==> flow/design.v <==
module encoder_k3 (
    input  logic        clk,
    input  logic        rst,
    input  logic        data_in,
    input  logic        in_enable,
    input  logic        out_enable,
    input  logic [1:0]  constraint_sel,
    output logic        encoded_out0,
    output logic        encoded_out1
);
    logic [2:0] shift_reg3bit;
    logic [3:0] shift_reg4bit;
    logic [4:0] shift_reg5bit;
    logic [6:0] shift_reg7bit;
    localparam [2:0] G0_3bit = 3'b111;   
    localparam [2:0] G1_3bit = 3'b101;   
    localparam [3:0] G0_4bit = 4'b1101;
    localparam [3:0] G1_4bit = 4'b1111;
    localparam [4:0] G0_5bit = 5'b11011;
    localparam [4:0] G1_5bit = 5'b11111;
    localparam [6:0] G0_7bit = 7'b1111001;
    localparam [6:0] G1_7bit = 7'b1010111;    
    always_ff @(posedge clk or posedge rst) begin
        if (rst) begin
            shift_reg3bit <= 3'b0;
            shift_reg4bit <= 4'b0;
            shift_reg5bit <= 5'b0;
            shift_reg7bit <= 7'b0;
        end else if (in_enable) begin
            case (constraint_sel)
                2'b00: begin
                    shift_reg3bit <= {data_in, shift_reg3bit[2:1]};
                end
                2'b01: begin
                    shift_reg4bit <= {data_in, shift_reg4bit[3:1]};
                end
                2'b10: begin
                    shift_reg5bit <= {data_in, shift_reg5bit[4:1]};
                end
                2'b11: begin
                    shift_reg7bit <= {data_in, shift_reg7bit[6:1]};
                end
            endcase
        end
    end
    always_comb begin
        if (out_enable) begin
            case (constraint_sel)
                2'b00: begin
                    encoded_out0 = ^(shift_reg3bit & G0_3bit);
                    encoded_out1 = ^(shift_reg3bit & G1_3bit);
                end
                2'b01: begin
                    encoded_out0 = ^(shift_reg4bit & G0_4bit);
                    encoded_out1 = ^(shift_reg4bit & G1_4bit);
                end
                2'b10: begin
                    encoded_out0 = ^(shift_reg5bit & G0_5bit);
                    encoded_out1 = ^(shift_reg5bit & G1_5bit);
                end
                2'b11: begin
                    encoded_out0 = ^(shift_reg7bit & G0_7bit);
                    encoded_out1 = ^(shift_reg7bit & G1_7bit);
                end
            endcase
        end else begin
            encoded_out0 = 1'b0;
            encoded_out1 = 1'b0;
        end
    end
endmodule
# Tool chain data of encoder_k3
# Tool output for the design above, in the order of the flow.
# Line numbers count from 1 in the design file above.
# Library cell names are shortened.
# A cell with - has no value.
# setup
design	encoder_k3
clock	clk
lib	sky130hd
lib_corner	tt_025C_1v80

# Word-level counts
# Counts by Yosys on the flattened word-level netlist (proc, flatten, opt, wreduce; memories kept). Register bits leave out memories and registers merged into their read ports (data or address); mux counts leave out enables and synchronous resets folded into registers. Print and check cells are left out. Cells with the same type and inputs are merged into one.
# word_totals
regBits	19
input_bits	7
# op_classes
eq_ne	3
mux	4
reduce_logical	13
# op_table
cell	n
XOR reduction 7 bit	2
XOR reduction 5 bit	2
AND reduction 2 bit	4
XOR reduction 4 bit	2
case mux 1 bit (select 4 bit)	2
XOR reduction 3 bit	2
equality test 2 bit with constant B	2
equality test 2 x 1 -> 1 bit with constant B	1
logical NOT 2 bit	1
2-to-1 mux 1 bit	2

# Depth
# Depth = most cells in a row (Yosys ltp): at word level without a register or memory, in the mapped netlist without a sequential cell, where the memories' decode and read muxes count.
# logic_depth
ltp_word	3
abc_area	0
ltp_mapped	4
mapped_depth_nobuf	4

# After synthesis
# Source: synth_stat.txt of the flow (Yosys; design flattened, memories mapped). It holds for the ABC_AREA given above (unset counts as 0); a run with the other value may have another netlist.
# mapped
buffers	2
cells	69
flip_flops	19
synth_area_um2	955.9
seq_area_um2	475.5
# by_type
cell	n	area_total_um2
dfrtp_1	19	475.456
mux2_1	19	213.955
xnor3_1	3	67.565
xnor2_1	7	61.309
xor2_1	2	17.517
xnor2_2	1	16.266
a211oi_2	1	12.512
nor2b_1	2	12.512
nand2_1	3	11.261
nand3_1	2	10.01
and4_1	1	8.758
a22oi_1	1	7.507
nand3b_1	1	7.507
o31ai_1	1	7.507
a21oi_1	1	5.005
buf_2	1	5.005
o21ai_0	1	5.005
clkbuf_1	1	3.754
# Other cell types: 2; their cells: 2.

# Timing after synthesis
# Source: OpenSTA report_checks on the synthesized netlist (no wires, ideal clock, input and output delay 20% of the period each), path of least setup slack; recovery checks are left aside. Register names are those of the netlist, which keeps one name where synthesis merged equal registers.
# synth_path
path_kind	flip-flop to output port
startpoint	reg shift_reg4bit[2]
endpoint	out encoded_out1
path_buffers	0
clock_period_ns	1.59
setup_slack_ns	-0.009
arrival_ns	1.281
stages	5
delay_ns	1.281
launch_ns	0.000
synth_period_reached_ns	1.599
# "delay_ns" is the arrival time less input delay plus setup time.
# At an output port there is no setup time.
# "stages" counts driving pins, that of a launching flip-flop among them; a cell with two outputs on the path counts twice.
# "synth_period_reached_ns" = period - worst setup slack (recovery checks aside). The figure is calculated, with input and output delays left at 20% of the set period.
# Between the ends stands the longest chain of elaborated cells between them, by number of cells; it is not shown to be the way that was timed. Of several equally long chains one is given.
# Each line given opens the expression or statement behind the cell; cells for indexed reads and writes are added by Yosys, which also makes memories of some case tables.
# synth_between
cell_sequence	dfrtp_1 -> xnor3_1 -> xor2_1 -> a22oi_1 -> and4_1
elab_chain_len	3
# synth_rtl
item	line_no	rtl
start: declaration	12	logic [3:0] shift_reg4bit;
start: assignment	26	shift_reg4bit <= 4'b0;
start: assignment	35	shift_reg4bit <= {data_in, shift_reg4bit[3:1]};
XOR reduction 4 bit	55	encoded_out1 = ^(shift_reg4bit & G1_4bit);
case mux 1 bit (select 4 bit)	48	case (constraint_sel)
2-to-1 mux 1 bit	47	if (out_enable) begin
end: declaration	9	output logic        encoded_out1

# Worst path after layout
# Path of least setup slack in the final report of run 1 (OpenROAD, finished layout, wires in). Where an end is a register, its clock arrival counts in the times.
# layout_path
path_kind	flip-flop to output port
startpoint	reg shift_reg4bit[3]
endpoint	out encoded_out0
clock_period_ns	2.4
launch_ns	0.30
stages	7
path_buffers	2
arrival_ns	1.95
setup_slack_ns	-0.03
# Between the ends stands the longest chain of elaborated cells between them, by number of cells; it is not shown to be the way that was timed. Of several equally long chains one is given.
# layout_between
cell_sequence	dfrtp_1 -> xnor3_1 -> buf_4 -> o21ai_0 -> a21oi_1 -> a211oi_2 -> dlygate4sd2_1
elab_chain_len	3
# layout_rtl
item	line_no	rtl
start: declaration	12	logic [3:0] shift_reg4bit;
start: assignment	26	shift_reg4bit <= 4'b0;
start: assignment	35	shift_reg4bit <= {data_in, shift_reg4bit[3:1]};
XOR reduction 4 bit	54	encoded_out0 = ^(shift_reg4bit & G0_4bit);
case mux 1 bit (select 4 bit)	48	case (constraint_sel)
2-to-1 mux 1 bit	47	if (out_enable) begin
end: declaration	8	output logic        encoded_out0,

Design encoder_k3 on sky130hd. What follows are 2 stored runs of the flow, each under its own settings; their order means nothing. The constraints put input and output delay at 20% of the set period each and load the outputs with 0.01 pF.
"achieved_period_ns" means the clock period less the worst setup slack. The figure is calculated, with input and output delays left at 20% of the set period.
"worst_path_ns" = time allowed to the worst setup path (clock period - input delay - output delay, where it has them) - its slack; a late launch clock adds to it, a late capture clock takes from it.
"total_power_mw" rests on the timing tool's default activity at the inputs, not on a simulated workload.

Run 1, flow files:
==> flow/run.sh <==
#!/bin/bash
# the make line also repeats the synthesis and layout settings of config.mk as NAME=value (left out here)
make -C /OpenROAD-flow-scripts/flow DESIGN_CONFIG=/design/flow/config.mk WORK_HOME=/design/flow/orfs CLKGATE_MAP_FILE= finish
==> flow/config.mk <==
export PLATFORM = sky130hd
export DESIGN_NAME = encoder_k3
export DESIGN_NICKNAME = encoder_k3
export VERILOG_FILES = /design/flow/design.v
export SDC_FILE = /design/flow/constraint.sdc
export NUM_CORES = 4
export LEC_CHECK = 0
export CAP_MARGIN = 20
export CORE_MARGIN = 2
export CORE_UTILIZATION = 69
export CTS_CLUSTER_DIAMETER = 319
export CTS_CLUSTER_SIZE = 33
export GPL_ROUTABILITY_DRIVEN = 1
export MAX_ROUTING_LAYER = met4
export PLACE_DENSITY_LB_ADDON = 0.13
export SETUP_SLACK_MARGIN = -0.2
export SLEW_MARGIN = 20
export TNS_END_PERCENT = 80
==> flow/constraint.sdc <==
create_clock -name core_clock -period 2.4 [get_ports {clk}]
set_input_delay 0.4800 -clock core_clock [delete_from_list [all_inputs] [get_ports {clk}]]
set_output_delay 0.4800 -clock core_clock [all_outputs]
set_load 0.01 [all_outputs]

==> results of run 1, as CSV <==
result,value
die_footprint_um2,1699.1
total_power_mw,1.281
layout_stdcell_area_um2,1114.8
worst_path_ns,1.95
timing.worst_path_kind,"flip-flop to output port"
achieved_period_ns,2.434
hold_ws_ns,0.520
ws_setup_ns,-0.034
synthesis_area_um2,955.9
fin_tns_ns,-0.034

Run 2, flow files:
==> flow/run.sh <==
#!/bin/bash
# the make line also repeats the synthesis and layout settings of config.mk as NAME=value (left out here)
make -C /OpenROAD-flow-scripts/flow DESIGN_CONFIG=/design/flow/config.mk WORK_HOME=/design/flow/orfs CLKGATE_MAP_FILE= finish
==> flow/config.mk <==
export PLATFORM = sky130hd
export DESIGN_NAME = encoder_k3
export DESIGN_NICKNAME = encoder_k3
export VERILOG_FILES = /design/flow/design.v
export SDC_FILE = /design/flow/constraint.sdc
export NUM_CORES = 4
export LEC_CHECK = 0
export ABC_AREA = 1
export CAP_MARGIN = 20
export CELL_PAD_IN_SITES_DETAIL_PLACEMENT = 0
export CORE_ASPECT_RATIO = 0.51
export CORE_MARGIN = 2
export CORE_UTILIZATION = 15
export MIN_ROUTING_LAYER = met1
export PLACE_DENSITY_LB_ADDON = 0.13
export SLEW_MARGIN = 20
==> flow/constraint.sdc <==
create_clock -name core_clock -period 3.16 [get_ports {clk}]
set_input_delay 0.6320 -clock core_clock [delete_from_list [all_inputs] [get_ports {clk}]]
set_output_delay 0.6320 -clock core_clock [all_outputs]
set_load 0.01 [all_outputs]

==> results of run 2, as CSV <==
result,value
die_footprint_um2,7818.4
layout_stdcell_area_um2,1332.5
achieved_period_ns,2.868
synthesis_area_um2,1063.5
worst_path_ns,1.60
timing.worst_path_kind,"input port to output port"
ws_setup_ns,0.292
fin_tns_ns,0.000
total_power_mw,0.9222
hold_ws_ns,0.532
